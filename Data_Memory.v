==> flow/design.v <==
`timescale 1ns / 1ps
module Data_Memory(
    input clock,
    input reset,
    input [7:0] Data_in,
    input En,
    input [4:0] Address,
    output [7:0] Data_out
);
    reg [7:0] memory [31:0];  
    integer i;
    assign Data_out = memory[Address];
    always @(posedge clock or posedge reset) begin
        if (reset) begin
            for (i = 0; i < 32; i = i + 1) begin
                if (i == 8'h1B) memory[i] <= 8'hFF;  
                else if (i == 8'h1C) memory[i] <= 8'hAA;  
                else memory[i] <= 8'h00;  
            end
        end else if (En) begin
            memory[Address] <= Data_in;
        end
    end
endmodule
== Tool chain data of Data_Memory ==
What the tools print for Data_Memory, step after step.
Lines are those of the file above, counted from 1.
Cell names lack the library's common part.
A cell with -- has no value.

* Design top: Data_Memory
* Clock input: clock
* Library: sky130hd
* Library corner: tt_025C_1v80

== Word level ==
Yosys after proc, flatten, opt, wreduce and memory -nomap, before mapping. Enables and synchronous resets that opt folds into registers are not counted as muxes. Print and check cells are not counted. Equal cells are merged and count once.

* Equality and inequality tests: 31
* Mux-type cells: 1
* Reduce/logical cells: 33

{| class="wikitable"
|+ Operators with widths
! cell !! number
|-
| 8-bit case mux with 32-bit select || 1
|-
| 5-bit equality test with constant B || 16
|-
| 2-bit AND reduction || 32
|-
| 5-bit by 4-bit equality test with 1-bit output with constant B || 8
|-
| 5-bit by 3-bit equality test with 1-bit output with constant B || 4
|-
| 5-bit by 2-bit equality test with 1-bit output with constant B || 2
|-
| 5-bit by 1-bit equality test with 1-bit output with constant B || 1
|-
| 5-bit zero test || 1
|}

* Register bits: 256
* Input port bits: 16
* Output and inout port bits: 8
* Elaborated cells: 97

== Longest topological paths ==
Depth = most cells in a row (Yosys ltp): at word level without a register or memory, in the mapped netlist without a sequential cell, where the memories' decode and read muxes count.

* Depth after elaboration: 2
* ABC_AREA: 0
* Depth in mapped cells: 9
* Mapped depth without buffers: 5

== Mapped cells and area ==
The flow's flattened synthesis, as Yosys stat reports it; memories are mapped. The netlist is that of the ABC_AREA named above (0 if unset); the other value can give another one.
The area totals of this step are shown rounded.

{| class="wikitable"
|+ Cell types
! cell type !! number !! area in all (um^2)
|-
| dfrtp_1 || 244 || 6.11E+03
|-
| mux2_2 || 263 || 2961.59
|-
| dfstp_2 || 12 || 315.302
|-
| and3_1 || 42 || 262.752
|-
| nand3_1 || 47 || 235.226
|-
| clkbuf_1 || 46 || 172.666
|-
| a22oi_1 || 15 || 112.608
|-
| a22o_1 || 12 || 105.101
|-
| buf_2 || 21 || 105.101
|-
| nand2_1 || 28 || 105.101
|-
| mux2i_1 || 10 || 100.096
|-
| a2111oi_0 || 11 || 96.342
|-
| a32o_1 || 9 || 90.086
|-
| a32oi_1 || 9 || 78.826
|-
| a31oi_1 || 11 || 68.816
|-
| and3b_1 || 7 || 61.309
|-
| o21ai_0 || 11 || 55.053
|-
| a221oi_1 || 6 || 52.55
|}

Not listed: further types 48, cells in them 158.

* Mapped cells: 962
* Cell area after synthesis: 12200 um^2
* Sequential area: 6420 um^2
* Flip-flop cells: 256
* Buffers: 77

== Worst setup path after synthesis ==
OpenSTA on the mapped netlist: ideal clock, no wires. The path of least setup slack (recovery checks aside). Input and output delay are each 20% of the period. Register names are those of the netlist, which keeps one name where synthesis merged equal registers.

* Kind: input port to output port
* From: input port Address[1]
* To: output port Data_out[7]
* Clock period: 2.87 ns
* External input delay: 0.574 ns
* External output delay: 0.574 ns
* Launch time at the first pin: 0.574 ns
* Arrival time: 2.049 ns
* Required time: 2.296 ns
* Slack: 0.247 ns
* Delay of the path: 1.475 ns
* Stages on the path: 7
* Path buffers: 2
* Synthesis period reached: 2.623 ns

"delay of the path" is the arrival time less input delay plus setup time.
At an output port there is no setup time.
"stages on the path" counts driving pins, that of a launching flip-flop among them; a cell with two outputs on the path counts twice.
"synthesis period reached" = period - worst setup slack (recovery checks aside). The figure is calculated, with input and output delays left at 20% of the set period.
The rows between start and end are the longest chain of elaborated cells between them; the timing report does not say that the signal goes this way. Where chains are equally long, one stands for them.
A line is the first line of the expression or statement that the cell stems from. Yosys adds cells for indexed reads and writes and turns some case tables into memories.

* Cell sequence: buf_2 and3b_1 buf_6 a32o_1 a222oi_1 o21ai_1 o32a_1
* Length of the longest elaborated chain: 2
* Elaborated cells on any way between the ends: 33
* Classes of those cells: 31 x eq/ne; 1 x mux; 1 x reduce/logical

{| class="wikitable"
|+ Ends and longest elaborated chain, post-synthesis
! item !! line !! RTL
|-
| from (decl) || 7 || <nowiki>input [4:0] Address,</nowiki>
|-
| 5-bit equality test || 12 || <nowiki>assign Data_out = memory[Address];</nowiki>
|-
| 8-bit case mux with 32-bit select || 12 ||
|-
| to (decl) || 8 || <nowiki>output [7:0] Data_out</nowiki>
|}

== Path in the finished layout ==
Path of least setup slack in the final report of job 2 (OpenROAD, finished layout, wires in). Where an end is a register, its clock arrival counts in the times.

* Kind: input port to output port
* From: input port Address[1]
* To: output port Data_out[3]
* Clock period: 4.31 ns
* External input delay: 0.86 ns
* External output delay: 0.86 ns
* Launch time at the first pin: 0.86 ns
* Arrival time: 3.36 ns
* Required time: 3.45 ns
* Slack: 0.09 ns
* Stages on the path: 9
* Path buffers: 4

The rows between start and end are the longest chain of elaborated cells between them; the timing report does not say that the signal goes this way. Where chains are equally long, one stands for them.

* Cell sequence: buf_2 buf_12 buf_4 or3b_2 nor2_1 a32o_1 nor4_1 a31oi_1 clkdlybuf4s50_1
* Length of the longest elaborated chain: 2
* Elaborated cells on any way between the ends: 33
* Classes of those cells: 31 x eq/ne; 1 x mux; 1 x reduce/logical

{| class="wikitable"
|+ Ends and longest elaborated chain, after layout
! item !! line !! RTL
|-
| from (decl) || 7 || <nowiki>input [4:0] Address,</nowiki>
|-
| 5-bit equality test || 12 || <nowiki>assign Data_out = memory[Address];</nowiki>
|-
| 8-bit case mux with 32-bit select || 12 ||
|-
| to (decl) || 8 || <nowiki>output [7:0] Data_out</nowiki>
|}

Ticket comment

Design Data_Memory on sky130hd. What follows are 2 stored runs of the flow, each under its own settings; their order means nothing. The constraints put input and output delay at 20% of the set period each and load the outputs with 0.01 pF.
By "period reached" is meant the clock period of the run minus its worst setup slack. This is arithmetic on one report: input and output delays are still those of the set period (20% each).
"critical path time" = time allowed to the worst setup path (clock period - input delay - output delay, where it has them) - its slack; a late launch clock adds to it, a late capture clock takes from it.
"power consumption": no workload was simulated; the value follows from the tool's default switching activity.
Values from the reports are rounded here.

=== Job 1 ===
{| class="wikitable"
! Setting !! Value
|-
| period_ns || 4.57
|-
| CORE_UTILIZATION || 65
|-
| SETUP_SLACK_MARGIN || 1.02
|-
| PLACE_DENSITY || 0.37
|-
| CELL_PAD_IN_SITES_DETAIL_PLACEMENT || 1
|-
| CAP_MARGIN || 20
|-
| CORE_MARGIN || 2
|-
| SLEW_MARGIN || 20
|}
Not finished: clock tree synthesis ended with error DPL-0033.

=== Job 2 ===
{| class="wikitable"
! Setting !! Value
|-
| period_ns || 4.31
|-
| CORE_UTILIZATION || 27
|-
| SETUP_SLACK_MARGIN || 0.06
|-
| PLACE_DENSITY || 0.62
|-
| HOLD_SLACK_MARGIN || 0.27
|-
| CELL_PAD_IN_SITES_DETAIL_PLACEMENT || 1
|-
| TNS_END_PERCENT || 5
|-
| SLEW_MARGIN || 20
|-
| CAP_MARGIN || 20
|-
| CORE_MARGIN || 2
|-
! Result !! Value
|-
| Worst setup slack after layout || 0.092 ns
|-
| Standard-cell area after layout || 14500 um^2
|-
| Critical path time || 2.49 ns
|-
| Worst path kind || input port to output port
|-
| Utilization after layout || 0.325
|-
| Period reached || 4.218 ns
|-
| Die footprint || 46900 um^2
|-
| Summed negative setup slack || 0.000 ns
|-
| Power consumption || 6560 uW
|-
| Lowest hold slack || 0.497 ns
|-
| Yosys chip area after synthesis || 12200 um^2
|}
