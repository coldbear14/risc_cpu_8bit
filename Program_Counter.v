==> flow/design.v <==
`timescale 1ns / 1ps
module Program_Counter(
    input clock,
    input reset,
    input [4:0] addr,
    input [2:0] Opcode,
    input SKZ_cmp,
    input Load_in,
    input En_cpu_in,
    output reg [4:0] Program_counter,
    output reg [4:0] Address
);
    reg [4:0] pc_next;
    always @(*) begin
        if (Opcode == 3'b111) begin
            pc_next = addr;  
        end else if (Opcode == 3'b001 && SKZ_cmp) begin
            pc_next = Program_counter + 5'd2;  
        end else if (Opcode == 3'b000) begin
            pc_next = Program_counter;  
        end else begin
            pc_next = Program_counter + 5'd1;  
        end
    end
    always @(posedge clock or posedge reset) begin
        if (reset) begin
            Program_counter <= 5'd0;  
            Address <= 5'd0;          
        end else if (En_cpu_in) begin
            Program_counter <= pc_next;  
            Address <= addr;             
        end
    end
endmodule
### Step by step through the tools: Program_Counter

The steps from the RTL of Program_Counter to its reports follow in flow order.
Line numbers count from 1 in the design file above.
Operators: Yosys type, input widths -> output width; for muxes data width and select width s.
Library cell names are shortened.
The mark -- stands for no value.

* design top: Program_Counter
* clock input: clock
* cell library: sky130hd
* corner: tt_025C_1v80

### After elaboration

Counts by Yosys on the flattened word-level netlist (proc, flatten, opt, wreduce; memories kept). Register bits leave out memories and registers merged into their read ports (data or address). Print and check cells are left out. Cells with the same type and inputs are merged into one.

* equal/unequal tests: 3
* multiplexer cells: 3
* reductions and logical operators: 3
* add/subtract/negate cells: 2

Operators by type and width (count)
* $mux 5: 3
* $add 5x1->5 const B: 1
* $add 5x2->5 const B: 1
* $eq 3x1->1 const B: 1
* $eq 3x3->1 const B: 1
* $ne 3x3->1 const B: 1
* $logic_not 3->1: 1
* $reduce_and 2->1: 1
* $logic_and 1x1->1: 1

* output and inout port bits: 10
* input bits: 13
* bits in registers: 10

### Depth

Longest topological path by Yosys (ltp), each cell counted once; first at word level (registers and memories cut), then after technology mapping (sequential cells cut; the memories' decode and read muxes count).

* depth in word-level cells: 4
* ABC_AREA: 0
* depth in mapped cells: 5
* mapped depth without buffers: 5

### Netlist

The flow's flattened synthesis, as Yosys stat reports it; memories are mapped. The netlist is that of the ABC_AREA named above (0 if unset); the other value can give another one.

Cell types
* dfrtp_1: count 10, total area 250.24 µm²
* mux2_1: count 4, total area 45.043 µm²
* ha_1: count 2, total area 25.024 µm²
* mux2i_1: count 2, total area 20.019 µm²
* nand2_1: count 5, total area 18.768 µm²
* o22a_1: count 2, total area 17.517 µm²
* xor2_2: count 1, total area 16.266 µm²
* nand3_1: count 3, total area 15.014 µm²
* o21ai_1: count 3, total area 15.014 µm²
* o31ai_2: count 1, total area 12.512 µm²
* buf_6: count 1, total area 11.261 µm²
* mux2_2: count 1, total area 11.261 µm²
* a21oi_1: count 2, total area 10.01 µm²
* nor4bb_1: count 1, total area 10.01 µm²
* a211o_1: count 1, total area 8.758 µm²
* a32oi_1: count 1, total area 8.758 µm²
* o21ai_2: count 1, total area 8.758 µm²
* o31a_1: count 1, total area 8.758 µm²

Not listed: further types 10, cells in them 12.

* buffer cells: 3
* mapped flip-flops: 10
* cell area after synthesis: 583.1 µm²
* cell count: 54

### Timing after synthesis

OpenSTA on the mapped netlist: ideal clock, no wires. The path of least setup slack (recovery checks aside). Input and output delay are each 20% of the period. Register names are those of the netlist, which keeps one name where synthesis merged equal registers.

* kind: flip-flop to flip-flop
* from: reg Program_counter[0]
* to: reg Program_counter[2]
* path buffers: 0
* slack: 190 ps
* driving pins on the path: 6
* data arrival time: 1125 ps
* path delay: 1270 ps
* time at the first pin: 0 ps
* clock period: 1460 ps
* synthesis period reached: 1270 ps

"path delay" = arrival - input delay + setup time.
"driving pins on the path": output pins that drive a net of the path, with the launching flip-flop's if there is one; two outputs of one cell count as two.
"synthesis period reached" is the clock period less the worst setup slack; recovery checks do not enter. This is arithmetic on one report: input and output delays are still those of the set period (20% each).
The rows between start and end are the longest chain of elaborated cells between them; the timing report does not say that the signal goes this way. Where chains are equally long, one stands for them.
Each line given opens the expression or statement behind the cell; cells for indexed reads and writes are added by Yosys, which also makes memories of some case tables.

* cell sequence: dfrtp_1 > ha_1 > xor2_2 > mux2i_1 > o21ai_1 > a21boi_1
* cells in the longest elaborated chain: 4
* elaborated cells on any way between the ends: 5
* source lines of those cells: 5

RTL lines, path post-synthesis
* start: declaration: RTL line 10 `output reg [4:0] Program_counter,`
* start: assignment: RTL line 27 `Program_counter <= 5'd0;`
* start: assignment: RTL line 30 `Program_counter <= pc_next;`
* $add 5x1->5: RTL line 22 `pc_next = Program_counter + 5'd1;`
* $mux 5: RTL line 19 `end else if (Opcode == 3'b000) begin`
* $mux 5: RTL line 17 `end else if (Opcode == 3'b001 && SKZ_cmp) begin`
* $mux 5: RTL line 15 `if (Opcode == 3'b111) begin`
* end: assignment: RTL line 27
* end: assignment: RTL line 30
* end: declaration: RTL line 10

### Timing after layout

From the final timing report of record 1: the path of least setup slack in the routed layout; clock arrival at registers is part of the times.
The report prints the path's times to 10 ps; the period is as set.

* kind: flip-flop to flip-flop
* from: reg Program_counter[1]
* to: reg Program_counter[2]
* time at the first pin: 270 ps
* clock period: 967 ps
* driving pins on the path: 6
* slack: -420 ps
* path buffers: 0
* data arrival time: 1550 ps

The rows between start and end are the longest chain of elaborated cells between them; the timing report does not say that the signal goes this way. Where chains are equally long, one stands for them.

* cell sequence: dfrtp_2 > ha_4 > xor2_2 > mux2i_1 > o21ai_1 > a21boi_2
* cells in the longest elaborated chain: 4
* elaborated cells on any way between the ends: 5
* source lines of those cells: 5

RTL lines, path post-layout
* start: declaration: RTL line 10 `output reg [4:0] Program_counter,`
* start: assignment: RTL line 27 `Program_counter <= 5'd0;`
* start: assignment: RTL line 30 `Program_counter <= pc_next;`
* $add 5x1->5: RTL line 22 `pc_next = Program_counter + 5'd1;`
* $mux 5: RTL line 19 `end else if (Opcode == 3'b000) begin`
* $mux 5: RTL line 17 `end else if (Opcode == 3'b001 && SKZ_cmp) begin`
* $mux 5: RTL line 15 `if (Opcode == 3'b111) begin`
* end: assignment: RTL line 27
* end: assignment: RTL line 30
* end: declaration: RTL line 10

Ticket comment

Module Program_Counter, platform sky130hd: 2 stored runs of the flow (Yosys, OpenROAD) with differing settings, in no particular order. Input and output delays are each 20% of the period that was set; the output load is 0.01 pF.
By "power consumption" is meant OpenSTA's value without simulated activity: inputs other than the clock are taken to toggle once in ten clock periods, and the tool carries that through the logic.

### Record 1

Settings: `period_ns=0.967`, `CORE_UTILIZATION=41`, `PLACE_DENSITY_LB_ADDON=0.06`, `CORE_MARGIN=6`, `CELL_PAD_IN_SITES_GLOBAL_PLACEMENT=0`, `TNS_END_PERCENT=70`, `ABC_AREA=0`, `GPL_ROUTABILITY_DRIVEN=0`, `SLEW_MARGIN=15`, `MIN_ROUTING_LAYER=met1`, `MAX_ROUTING_LAYER=met4`, `CAP_MARGIN=20`

- Area of the synthesized netlist: 583.1 µm²
- Overall die area: 2,471.1 µm²
- Final design utilization: 80.3%
- Lowest setup slack: -415 ps
- Post-route setup TNS: -1,936 ps
- Power consumption: 2.153 mW

### Record 2

Settings: `period_ns=1.35`, `CORE_UTILIZATION=37`, `CAP_MARGIN=20`, `CORE_MARGIN=2`, `SLEW_MARGIN=20`

- Area of the synthesized netlist: 583.1 µm²
- Overall die area: 1,909.2 µm²
- Final design utilization: 63.1%
- Lowest setup slack: 43 ps
- Post-route setup TNS: 0 ps
- Power consumption: 1.350 mW
